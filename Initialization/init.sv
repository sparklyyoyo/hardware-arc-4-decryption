==> flow/design.v <==
`timescale 1ps / 1ps
module init(
    input  logic       clk, 
    input  logic       rst_n,
    input  logic       en, 
    output logic       rdy,
    output logic [7:0] addr, 
    output logic [7:0] wrdata, 
    output logic       wren
    );
    enum {INITALIZE, WRITE, DONE, ERROR} state;
    logic [7:0] addr_math;
    always_ff @(posedge clk)begin
        if(~rst_n)
            state = INITALIZE;
        else begin
            case (state)
                INITALIZE: begin 
                    if(en)
                        state = WRITE;
                    else
                        state = INITALIZE;
                end
                WRITE: begin
                    if(addr_math === 255)
                        state = INITALIZE;
                    else
                        state = WRITE;
                end
                DONE: state = DONE;
                default: state = ERROR;
            endcase
        end
        case (state)
            INITALIZE: addr_math = 0;
            WRITE: addr_math = addr_math + 1;
            DONE: addr_math = addr_math;
            default: addr_math = 'x;
        endcase
    end
    always_comb begin
        case (state)
            INITALIZE: begin
                rdy = 1'b1;
                wren = 1'b1;
            end
            WRITE: begin
                rdy = 1'b0;
                wren = 1'b1;
            end
            DONE: begin
                rdy = 1'b1;
                wren = 1'b0;
            end
            default: begin
                rdy = 'x;
                wren = 'x;
            end
        endcase
        addr =   addr_math;
        wrdata = addr_math;
    end
endmodule: init
### From RTL to reports: init

What the tools print for init, step after step.
Line numbers count from 1 in the design file above.
Operators: Yosys type, input widths -> output width; for muxes data width and select width s.
Library cell names are shortened.
Not given: -

| set-up | value |
|---|---|
| design top | init |
| clock | clk |
| library | sky130hd |
| timing corner | tt_025C_1v80 |

### Word level

Counts by Yosys on the flattened word-level netlist (proc, flatten, opt, wreduce; memories kept). Register bits leave out memories and registers merged into their read ports (data or address). Print and check cells are left out. Cells with the same type and inputs are merged into one.

| cells by class | value |
|---|---|
| $add $sub $neg | 1 |
| multiplexer cells | 7 |
| equal/unequal tests | 5 |
| reduce/logical cells | 4 |

Operators with widths:

| operator | number |
|---|---|
| $logic_not 32->1 | 2 |
| $pmux 8 s2 | 1 |
| $add 8x1->8 const B | 1 |
| $eqx 8x8->1 const B | 1 |
| $pmux 2 s3 | 1 |
| $eq 2x1->1 const B | 2 |
| $eq 2x2->1 const B | 2 |
| $reduce_or 2->1 | 2 |
| $pmux 1 s2 | 2 |
| $mux 2 | 1 |
| $mux 1 | 2 |

| storage and ports | value |
|---|---|
| bits of input ports | 3 |
| flip-flop bits (word level) | 10 |

### Logic depth

Depth = most cells in a row (Yosys ltp): at word level without a register or memory, in the mapped netlist without a sequential cell, where the memories' decode and read muxes count.

| logic depth | value |
|---|---|
| depth after elaboration | 6 |
| ABC_AREA | 1 |
| gate-level depth with buffers | 8 |
| gate-level depth less buffers | 8 |

### Netlist

Source: synth_stat.txt of the flow (Yosys; design flattened, memories mapped). It holds for the ABC_AREA given above (unset counts as 0); a run with the other value may have another netlist.
Totals and module areas in this step are rounded.

Cell types:

| cell | number |
|---|---|
| edfxtp_1 | 8 |
| dfxtp_1 | 4 |
| nor2_2 | 11 |
| buf_4 | 8 |
| nand2_1 | 12 |
| inv_1 | 8 |
| nand3_1 | 5 |
| nand2_8 | 1 |
| nand3_2 | 2 |
| xnor2_1 | 2 |
| xor2_1 | 2 |
| ha_1 | 1 |
| nand4_1 | 2 |
| buf_6 | 1 |
| nand2_4 | 1 |
| nor2_4 | 1 |
| o211ai_1 | 1 |
| nand2_2 | 1 |

Other cell types: 2; their cells: 2.

| synthesis totals | value |
|---|---|
| sequential area | 320 um2 |
| cell count | 73 |
| buffer cells | 9 |
| chip area (Yosys) | 700 um2 |
| mapped flip-flops | 12 |

### Timing after synthesis

Path of least setup slack by OpenSTA after synthesis, without wires, with an ideal clock, recovery checks aside; 20% of the period is set as input and as output delay. Where synthesis merged equal registers, the netlist keeps one of their names.

| path after synthesis | value |
|---|---|
| path kind | flip-flop to flip-flop |
| start point | register addr_math[0] |
| end point | register addr_math[0] |
| time at the first pin | 0.000 ns |
| period | 1.85 ns |
| library setup time | 0.350 ns |
| stages on the path | 7 |
| data required time | 1.500 ns |
| data arrival time | 1.270 ns |
| path slack | 0.229 ns |
| delay of the path | 1.620 ns |
| buffers on the path | 0 |
| synthesis period reached | 1.621 ns |

"delay of the path" = arrival - input delay + setup time.
"stages on the path" counts driving pins, that of a launching flip-flop among them; a cell with two outputs on the path counts twice.
"synthesis period reached" = period - worst setup slack (recovery checks aside). The figure is calculated, with input and output delays left at 20% of the set period.
Between the ends stands the longest chain of elaborated cells between them, by number of cells; it is not shown to be the way that was timed. Of several equally long chains one is given.
Each line given opens the expression or statement behind the cell; cells for indexed reads and writes are added by Yosys, which also makes memories of some case tables.
A register here has more assigning lines than the two given.
The path ends at the enable pin of a flip-flop; only ways to that pin are counted.

| between the ends, after synthesis | value |
|---|---|
| cell sequence | edfxtp_1 ha_1 nand2_1 nor2_2 nand2_1 nand3_2 nand4_1 |
| cells in the longest elaborated chain | 5 |
| elaborated cells on any way between the ends | 5 |

RTL lines, path after synthesis:

| element | line | source |
|---|---|---|
| start, declared | 12 | `logic [7:0] addr_math;` |
| start, assigned | 36 | `WRITE: addr_math = addr_math + 1;` |
| start, assigned | 37 | `DONE: addr_math = addr_math;` |
| $eqx 8x8->1 | 25 | `if(addr_math === 255)` |
| $mux 1 | 25 |  |
| $pmux 2 s3 | 17 | `case (state)` |
| $mux 2 | 14 | `if(~rst_n)` |
| $eq 2x2->1 | 34 | `case (state)` |
| end, assigned | 36 |  |
| end, assigned | 37 |  |
| end, declared | 12 |  |

### Timing after layout

From the final timing report of run A: the path of least setup slack in the routed layout; clock arrival at registers is part of the times.

| path after layout | value |
|---|---|
| path kind | flip-flop to output port |
| start point | register addr_math[1] |
| end point | output port wrdata[1] |
| buffers on the path | 1 |
| external output delay | 0.37 ns |
| data required time | 1.46 ns |
| data arrival time | 1.30 ns |
| path slack | 0.16 ns |
| time at the first pin | 0.29 ns |
| period | 1.83 ns |
| stages on the path | 2 |

A register here has more assigning lines than the two given.

| between the ends, after layout | value |
|---|---|
| cell sequence | edfxtp_1 clkdlybuf4s50_1 |
| cells in the longest elaborated chain | 0 |
| elaborated cells on any way between the ends | 0 |

RTL lines, path after layout:

| element | line | source |
|---|---|---|
| start, declared | 12 | `logic [7:0] addr_math;` |
| start, assigned | 36 | `WRITE: addr_math = addr_math + 1;` |
| start, assigned | 37 | `DONE: addr_math = addr_math;` |
| end, declared | 8 | `output logic [7:0] wrdata,` |

Memo
Re: implementation data of init

Measured data: module init, platform sky130hd, 2 stored runs of the flow under differing settings, order arbitrary. Input and output delays are each 20% of the period that was set; the output load is 0.01 pF.
"clock period reached": clock period set for the run, less the worst setup slack. It is reckoned from that one timing run; input and output delays stay at 20% of the period that was set.
"worst setup path time": the worst setup path's part of the clock period (all of it between registers, 20% less for each end at a port) less its slack. A launch clock that arrives late makes it longer, a capture clock that arrives late makes it shorter.
"power consumption": no workload was simulated; the value follows from the tool's default switching activity.
Measured values are rounded.
Settings: . = not set for that run.
Among the results, . means that no value is shown for the run.

| stored run | period_ns | CORE_UTILIZATION | SETUP_SLACK_MARGIN | PLACE_DENSITY_LB_ADDON | CORE_ASPECT_RATIO | CELL_PAD_IN_SITES_GLOBAL_PLACEMENT | CELL_PAD_IN_SITES_DETAIL_PLACEMENT | TNS_END_PERCENT | ABC_AREA | SLEW_MARGIN | MAX_ROUTING_LAYER | CAP_MARGIN | CORE_MARGIN | PLACE_DENSITY | CTS_CLUSTER_SIZE | MIN_ROUTING_LAYER | utilization after routing (%) | standard-cell area of the final layout (um2) | worst setup path time (ns) | critical path type | clock period reached (ns) | Yosys chip area after synthesis (um2) | final worst hold slack (ns) | worst setup slack after layout (ns) | area of the die (um2) | power consumption (mW) | final setup TNS (ns) |
|---|---|---|---|---|---|---|---|---|---|---|---|---|---|---|---|---|---|---|---|---|---|---|---|---|---|---|---|
| run A | 1.83 | 39 | 0.12 | 0.11 | 1.1 | 1 | 2 | 65 | 1 | 5 | met4 | 20 | 2 | . | . | . | 56 | 970 | 1.30 | flip-flop to output port | 1.671 | 700 | 0.52 | 0.16 | 2,200 | 0.60 | 0.000 |
| run B | 2.67 | 69 | 0.35 | . | 1.53 | 0 | . | . | . | 20 | met4 | 20 | 2 | 0.57 | 84 | met1 | . | . | . | . | . | . | . | . | . | . | . |

Run B: no results, floorplanning failed with PDN-0185
